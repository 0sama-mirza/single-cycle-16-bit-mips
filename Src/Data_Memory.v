==> flow/design.v <==
module Data_Mem (A,WD,WE,RE,clk,RD,rst);
    input [15:0] A,WD;
    input clk,WE,RE,rst;
    output [15:0] RD;
    reg[15:0] Data_MEM [255:0];
    assign RD = ((WE == 1'b0) & (WD == 1'b1) & (RE) & (rst)) ? Data_MEM[A] : 16'b0;
    always @(posedge clk) begin
        if(WE)
            begin
                Data_MEM[A] <= WD;
            end
    end
    initial begin
        Data_MEM[0] = 16'b0000000000000000;
        Data_MEM[1] = 16'b0000000000000001;
        Data_MEM[2] = 16'b0000000000000010;
    end
endmodule
# Reports on Data_Mem
# Tool output for the design above, in the order of the flow.
# Line numbers count from 1 in the design file above.
# Cell names lack the library's common part.
inputs:
  design: "Data_Mem"
  clock: "clk"
  lib: "sky130hd"
  pvt_corner: "tt_025C_1v80"

# Word-level counts
# Yosys after proc, flatten, opt, wreduce and memory -nomap, before mapping. Enables and synchronous resets that opt folds into registers are not counted as muxes. Memory bits, and registers merged into a memory's read port (data or address), are not among the register bits. Print and check cells are not counted. Equal cells are merged and count once.
# Yosys's memory passes give these memory sizes; they may raise the number of words (mostly to a power of two), join words into wider ones and drop unused or constant bits.
bits:
  ff_bits: 0
  inputBits: 36
  ram_bits: 4096
  word_cells: 10
  output_inout_bits: 16
  mem_count: 1
mem_list:
  columns: ["memory", "words", "width", "read_ports", "wr", "line_no", "rtl"]
  rows:
  - ["Data_MEM", 256, 16, 1, 1, 5, "reg[15:0] Data_MEM [255:0];"]
classes:
  eq_ne: 1
  bitwise: 4
  muxes: 4
op_table:
  columns: ["op", "count"]
  rows:
  - ["16-bit two-way mux", 2]
  - ["16-bit by 1-bit == test with 1-bit output with constant B", 1]
  - ["8-bit two-way mux", 1]
  - ["1-bit AND", 3]
  - ["1-bit inverter", 1]
  - ["1-bit two-way mux", 1]

# Depth
# Yosys ltp: most cells in a row. Word level: on the elaborated netlist, between registers, memories and ports. Mapped: between sequential cells and ports; inverters and the memories' decode and read muxes count.
logic_depth:
  word_depth: 5
  abc_area: 0
  mapped_depth: 13
  depth_no_buf: 6

# Netlist
# The flow's flattened synthesis, as Yosys stat reports it; memories are mapped. The netlist is that of the ABC_AREA named above (0 if unset); the other value can give another one.
# Totals and module areas in this step are rounded.
types:
  columns: ["cell", "count", "area_total_um2"]
  rows:
  - ["edfxtp_1", 4096, 1.23E+05]
  - ["mux4_2", 764, 1.72E+04]
  - ["mux2i_1", 582, 5.83E+03]
  - ["a22oi_1", 248, 1.86E+03]
  - ["nor2_1", 255, 957.168]
  - ["clkbuf_1", 224, 840.806]
  - ["o22ai_1", 128, 800.768]
  - ["nand3_1", 125, 625.6]
  - ["buf_2", 110, 550.528]
  - ["mux2_2", 47, 529.258]
  - ["a32oi_1", 60, 525.504]
  - ["nor2b_1", 73, 456.688]
  - ["buf_6", 40, 450.432]
  - ["buf_4", 55, 412.896]
  - ["a221oi_1", 34, 297.786]
  - ["a31oi_1", 47, 294.032]
  - ["and3_1", 47, 294.032]
  - ["a22o_1", 30, 262.752]
# Not listed: further types 29, cells in them 435.
synth_totals:
  seq_area_mm2: 0.123
  synth_area_mm2: 0.158
  buffers: 471
  ff_cells: 4096
  stdcells: 7400

# Path before layout
# OpenSTA on the mapped netlist: ideal clock, no wires. The path of least setup slack (recovery checks aside). Input and output delay are each 20% of the period. Register names are those of the netlist, which keeps one name where synthesis merged equal registers.
synth_timing:
  path_type: "input to output"
  startpoint: "input A[0]"
  endpoint: "output RD[10]"
  launch_ps: 1660
  input_delay_ps: 1660
  clock_period_ps: 8300
  out_delay_ps: 1660
  t_arrival_ps: 3765
  t_required_ps: 6640
  path_stages: 9
  path_delay_ps: 2105
  n_path_buf: 4
  slack_ps: 2875
  period_less_setup_slack_ps: 5425
# "path_delay_ps" = arrival - input delay + setup time.
# At an output port there is no setup time.
# "path_stages" counts driving pins, that of a launching flip-flop among them; a cell with two outputs on the path counts twice.
# "period_less_setup_slack_ps" is the clock period less the worst setup slack; recovery checks do not enter. This is arithmetic on one report: input and output delays are still those of the set period (20% each).
# The rows between start and end are the longest chain of elaborated cells between them; the timing report does not say that the signal goes this way. Where chains are equally long, one stands for them.
# A line is the first line of the expression or statement that the cell stems from. Yosys adds cells for indexed reads and writes and turns some case tables into memories.
# The chain passes a memory read, where the word-level depth is cut; so it can be longer than that depth.
synth_via:
  cell_sequence: "buf_4 buf_4 buf_2 buf_2 mux4_2 a22oi_1 nand4b_1 a211oi_1 o221ai_1"
  elab_chain_len: 2
  cells_between: 2
  lines_between: 2
  classes_between: "1 x mux; 1 x memory"
synth_rtl:
  columns: ["item", "line_no", "rtl"]
  rows:
  - ["start: declaration", 2, "input [15:0] A,WD;"]
  - ["memory 256 x 16 bit", 5, "reg[15:0] Data_MEM [255:0];"]
  - ["16-bit two-way mux", 6, "assign RD = ((WE == 1'b0) & (WD == 1'b1) & (RE) & (rst)) ? Data_MEM[A] : 16'b0;"]
  - ["end: declaration", 4, "output [15:0] RD;"]

# Worst path after layout
# Path of least setup slack in the final report of job 1 (OpenROAD, finished layout, wires in). Where an end is a register, its clock arrival counts in the times.
# The path's times are printed in steps of 10 ps; the period is the one set.
layout_timing:
  path_type: "input to output"
  startpoint: "input A[0]"
  endpoint: "output RD[4]"
  t_required_ps: 3750
  slack_ps: -440
  t_arrival_ps: 4190
  path_stages: 17
  out_delay_ps: 940
  clock_period_ps: 4690
  n_path_buf: 11
  input_delay_ps: 940
  launch_ps: 940
# The rows between start and end are the longest chain of elaborated cells between them; the timing report does not say that the signal goes this way. Where chains are equally long, one stands for them.
# The chain passes a memory read, where the word-level depth is cut; so it can be longer than that depth.
layout_via:
  cell_sequence: "buf_16 buf_16 buf_16 buf_16 buf_6 buf_12 buf_8 buf_12 mux2i_2 o22ai_2 nor4_4 buf_4 nand4b_1 a211oi_2 buf_6 o221ai_4 buf_6"
  elab_chain_len: 2
  cells_between: 2
  lines_between: 2
  classes_between: "1 x mux; 1 x memory"
layout_rtl:
  columns: ["item", "line_no", "rtl"]
  rows:
  - ["start: declaration", 2, "input [15:0] A,WD;"]
  - ["memory 256 x 16 bit", 5, "reg[15:0] Data_MEM [255:0];"]
  - ["16-bit two-way mux", 6, "assign RD = ((WE == 1'b0) & (WD == 1'b1) & (RE) & (rst)) ? Data_MEM[A] : 16'b0;"]
  - ["end: declaration", 4, "output [15:0] RD;"]

Hand-over note for Data_Mem

2 stored runs of Data_Mem in the flow (synthesis by Yosys, layout by OpenROAD, sky130hd cells), in arbitrary order. Constraints: input delay and output delay 20% of the set period each, output load 0.01 pF.
"achieved_clock_period_ps" is the run's clock period less its worst setup slack. It is reckoned from that one timing run; input and output delays stay at 20% of the period that was set.
"worst_setup_path_time_ps" means the part of the period allowed to the worst setup path (the constraints hold back 20% at inputs and 20% at outputs) less its slack; where the path has registers, the arrival times of their clocks count too.
"worst_setup_path_time_ps" is given in steps of 10 ps.
Results are given in rounded form.

--- job 1 ---
==> flow/run.sh <==
#!/bin/bash
# the make line also repeats the synthesis and layout settings of config.mk as NAME=value (left out here)
make -C /OpenROAD-flow-scripts/flow DESIGN_CONFIG=/design/flow/config.mk WORK_HOME=/design/flow/orfs CLKGATE_MAP_FILE= finish
==> flow/config.mk <==
export PLATFORM = sky130hd
export DESIGN_NAME = Data_Mem
export DESIGN_NICKNAME = Data_Mem
export VERILOG_FILES = /design/flow/design.v
export SDC_FILE = /design/flow/constraint.sdc
export NUM_CORES = 4
export LEC_CHECK = 0
export CAP_MARGIN = 20
export CORE_MARGIN = 2
export CORE_UTILIZATION = 22
export SLEW_MARGIN = 20
==> flow/constraint.sdc <==
create_clock -name core_clock -period 4.69 [get_ports {clk}]
set_input_delay 0.9380 -clock core_clock [delete_from_list [all_inputs] [get_ports {clk}]]
set_output_delay 0.9380 -clock core_clock [all_outputs]
set_load 0.01 [all_outputs]

==> results, as YAML <==
results:
  holdWs_ps: 430
  worst_setup_path_time_ps: 3250
  worst_path_kind: "input to output"
  finalUtil_pct: 27.4
  cell_area_final_mm2: 0.196
  die_mm2: 0.724
  achieved_clock_period_ps: 5127
  synthArea_mm2: 0.158
  final_setup_ws_ps: -437

--- job 2 ---
==> flow/run.sh <==
#!/bin/bash
# the make line also repeats the synthesis and layout settings of config.mk as NAME=value (left out here)
make -C /OpenROAD-flow-scripts/flow DESIGN_CONFIG=/design/flow/config.mk WORK_HOME=/design/flow/orfs CLKGATE_MAP_FILE= finish
==> flow/config.mk <==
export PLATFORM = sky130hd
export DESIGN_NAME = Data_Mem
export DESIGN_NICKNAME = Data_Mem
export VERILOG_FILES = /design/flow/design.v
export SDC_FILE = /design/flow/constraint.sdc
export NUM_CORES = 4
export LEC_CHECK = 0
export ABC_AREA = 0
export CAP_MARGIN = 20
export CELL_PAD_IN_SITES_DETAIL_PLACEMENT = 0
export CORE_MARGIN = 2
export CORE_UTILIZATION = 17
export GPL_ROUTABILITY_DRIVEN = 1
export MIN_ROUTING_LAYER = met1
export PLACE_DENSITY = 0.82
export SLEW_MARGIN = 20
==> flow/constraint.sdc <==
create_clock -name core_clock -period 6.34 [get_ports {clk}]
set_input_delay 1.2680 -clock core_clock [delete_from_list [all_inputs] [get_ports {clk}]]
set_output_delay 1.2680 -clock core_clock [all_outputs]
set_load 0.01 [all_outputs]

==> results, as YAML <==
results:
  holdWs_ps: 531
  worst_setup_path_time_ps: 4000
  worst_path_kind: "input to output"
  finalUtil_pct: 20.5
  cell_area_final_mm2: 0.19
  die_mm2: 0.936
  achieved_clock_period_ps: 6539
  synthArea_mm2: 0.158
  final_setup_ws_ps: -199

End of note.
