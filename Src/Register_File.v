==> flow/design.v <==
module Reg_File (A1,A2,A3,WD3,WE3,clk,rst,RD1,RD2);
    input [2:0] A1,A2,A3;
    input [15:0] WD3;
    input clk,rst,WE3;
    output [15:0] RD1,RD2;
    reg[15:0] Registers [15:0];
    assign RD1 = (!rst) ? 16'b0000000000000000 : Registers[A1];
    assign RD2 = (!rst) ? 16'b0000000000000000 : Registers[A2];
    always @(posedge clk) begin 
        if (WE3)
            begin
                Registers[A3] <= WD3;
            end
    end
    initial begin
        Registers[0] = 16'b0000000000000000; 
        Registers[1] = 16'b0000000000000001;
        Registers[2] = 16'b0000000000000010;
        Registers[3] = 16'b0000000000000011;
        Registers[5] = 16'b0000000000000101;
        Registers[6] = 16'b0000000000000110;
    end
endmodule
Tool chain data of Reg_File
Tool output for the design above, in the order of the flow.
Line numbers count from 1 in the design file above.
The mark -- stands for no value.

set-up
  top module = Reg_File
  clock input = clk
  standard-cell library = sky130hd
  corner = tt_025C_1v80

Elaborated design
Source: Yosys, flattened and elaborated, memories not mapped. Widths are those after wreduce; folded enables and synchronous resets count as part of the registers. Registers that Yosys merges into a memory's read port (data or address) are not register bits. Print and check cells do not count. Equal cells are merged and count once.
Yosys's memory passes give these memory sizes; they may raise the number of words (mostly to a power of two), join words into wider ones and drop unused or constant bits.

storage and ports
  bits in read-only memories = 0
  word width x clocked read ports = 0
  input port bits = 28
  memory bits (writable) = 256
  latch bits = 0
  memory cells = 1
  elaborated cells = 6
  bits in registers = 0
  output and inout port bits = 32

memories
  name       words  bits a word  read ports  wr ports  RTL line  text
  Registers  16     16           2           1         6         reg[15:0] Registers [15:0];

operators by class
  div/mod/pow operators = 0
  reductions and logical operators = 0
  equality and inequality tests = 0
  $mul = 0
  shifts and indexed selects = 0
  multiplexer cells = 5
  $add $sub $neg = 0
  $lt $le $gt $ge = 0
  bitwise gates (word level) = 0

operators by type and width
  kind                number
  16-bit two-way mux  3
  4-bit two-way mux   1
  1-bit two-way mux   1

Logic depth
Longest topological path by Yosys (ltp), each cell counted once; first at word level (registers and memories cut), then after technology mapping (sequential cells cut; the memories' decode and read muxes count).

logic depth
  depth after elaboration = 1
  ABC_AREA = 0
  depth in mapped cells = 5

After synthesis
Source: synth_stat.txt of the flow (Yosys; design flattened, memories mapped). It holds for the ABC_AREA given above (unset counts as 0); a run with the other value may have another netlist.
The area totals of this step are shown rounded.

mapped netlist
  mapped cells = 362
  synthesis area = 0.00622 mm²
  buffer cells = 25
  flip-flop cells = 128

cells by type
  type                       number  total area (µm²)
  sky130_fd_sc_hd__edfxtp_1  128     3.84E+03
  sky130_fd_sc_hd__mux4_2    26      585.562
  sky130_fd_sc_hd__mux2_2    32      360.346
  sky130_fd_sc_hd__mux2i_1   32      320.307
  sky130_fd_sc_hd__a221oi_2  18      270.259
  sky130_fd_sc_hd__o21ai_0   32      160.154
  sky130_fd_sc_hd__mux4_1    6       157.651
  sky130_fd_sc_hd__a221oi_1  14      122.618
  sky130_fd_sc_hd__inv_1     32      120.115
  sky130_fd_sc_hd__buf_4     8       60.058
  sky130_fd_sc_hd__buf_6     4       45.043
  sky130_fd_sc_hd__buf_12    2       40.038
  sky130_fd_sc_hd__nor2_1    6       22.522
  sky130_fd_sc_hd__buf_2     4       20.019
  sky130_fd_sc_hd__clkbuf_1  5       18.768
  sky130_fd_sc_hd__nand2b_1  3       18.768
  sky130_fd_sc_hd__nand2b_2  2       17.517
  sky130_fd_sc_hd__nor2_2    2       12.512

Not listed: further types 3, cells in them 6.

Path before layout
Path of least setup slack by OpenSTA after synthesis, without wires, with an ideal clock, recovery checks aside; 20% of the period is set as input and as output delay. Where synthesis merged equal registers, the netlist keeps one of their names.

timing post-synthesis
  path type = input -> register
  start = in A3[0]
  end = mem Registers[0][0]
  clock period = 3340 ps
  required time = 2931 ps
  stages = 2
  arrival = 1981 ps
  path delay = 1722 ps
  path buffers = 0
  path slack = 949 ps
  synthesis period reached = 2391 ps

"path delay" = arrival - input delay + setup time.
"stages": output pins that drive a net of the path, with the launching flip-flop's if there is one; two outputs of one cell count as two.
"synthesis period reached" is the clock period less the worst setup slack; recovery checks do not enter. This is arithmetic on one report: input and output delays are still those of the set period (20% each).
The rows between start and end are the longest chain of elaborated cells between them; the timing report does not say that the signal goes this way. Where chains are equally long, one stands for them.
A line is the first line of the expression or statement that the cell stems from. Yosys adds cells for indexed reads and writes and turns some case tables into memories.

between the ends, post-synthesis
  path through = sky130_fd_sc_hd__nand2b_1 -> sky130_fd_sc_hd__nor3_1
  length of the longest elaborated chain = 1
  elaborated cells between the ends (all ways) = 1
  source lines of those cells = 1
  classes of those cells = mux (1)

RTL lines, path post-synthesis
  item               RTL line  text
  from (decl)        2         input [2:0] A1,A2,A3;
  4-bit two-way mux  10        if (WE3)
  to (decl)          6         reg[15:0] Registers [15:0];

Path in the finished layout
Path of least setup slack in the final report of flow run A (OpenROAD, finished layout, wires in). Where an end is a register, its clock arrival counts in the times.
The path's times are printed in steps of 10 ps; the period is the one set.

timing after layout
  path type = input -> output
  start = in A1[1]
  end = out RD1[2]
  stages = 6
  clock period = 2650 ps
  path slack = 80 ps
  required time = 2120 ps
  path buffers = 3
  output delay = 530 ps
  arrival = 2040 ps

The rows between start and end are the longest chain of elaborated cells between them; the timing report does not say that the signal goes this way. Where chains are equally long, one stands for them.
The chain passes a memory read, where the word-level depth is cut; so it can be longer than that depth.

between the ends, after layout
  path through = sky130_fd_sc_hd__clkdlybuf4s15_2 -> sky130_fd_sc_hd__bufbuf_16 -> sky130_fd_sc_hd__mux4_2 -> sky130_fd_sc_hd__inv_1 -> sky130_fd_sc_hd__a221oi_1 -> sky130_fd_sc_hd__clkdlybuf4s15_1
  length of the longest elaborated chain = 2
  elaborated cells between the ends (all ways) = 2
  source lines of those cells = 2
  classes of those cells = mux (1); memory (1)

RTL lines, path after layout
  item                RTL line  text
  from (decl)         2         input [2:0] A1,A2,A3;
  memory 16 x 16 bit  6         reg[15:0] Registers [15:0];
  16-bit two-way mux  7         assign RD1 = (!rst) ? 16'b0000000000000000 : Registers[A1];
  to (decl)           5         output [15:0] RD1,RD2;

Hand-over note for Reg_File

Measured results for Reg_File: 2 stored runs of the Yosys and OpenROAD flow on sky130hd. The settings differ; the order carries no meaning. The constraints put input and output delay at 20% of the set period each and load the outputs with 0.01 pF.
"reached clock period" is the run's clock period less its worst setup slack. It is reckoned from that one timing run; input and output delays stay at 20% of the period that was set.
"total power after layout" rests on the timing tool's default activity at the inputs, not on a simulated workload.
Measured values are rounded.
Among the settings, -- means not set for that run.

setting or result                                        flow run A  flow run B
period_ns                                                2.65        3.13
CAP_MARGIN                                               20          20
CORE_MARGIN                                              2           2
CORE_UTILIZATION                                         40          37
SLEW_MARGIN                                              20          20
PLACE_DENSITY_LB_ADDON                                   --          0.16
CORE_ASPECT_RATIO                                        --          1.13
CELL_PAD_IN_SITES_DETAIL_PLACEMENT                       --          1
TNS_END_PERCENT                                          --          75
ABC_AREA                                                 --          1
GPL_TIMING_DRIVEN                                        --          1
CTS_CLUSTER_SIZE                                         --          13
CTS_CLUSTER_DIAMETER                                     --          45
MIN_ROUTING_LAYER                                        --          met2
worst setup slack after layout (ps)                      79          255
area of the standard cells in the finished layout (mm²)  0.00798     0.00849
total power after layout (µW)                            5300        4350
reached clock period (ps)                                2571        2875
setup total negative slack (ps)                          0           0
utilization in the final report                          0.525       0.456
area of the die (mm²)                                    0.0166      0.0202
area of the synthesized netlist (mm²)                    0.00622     0.00706

End of note.
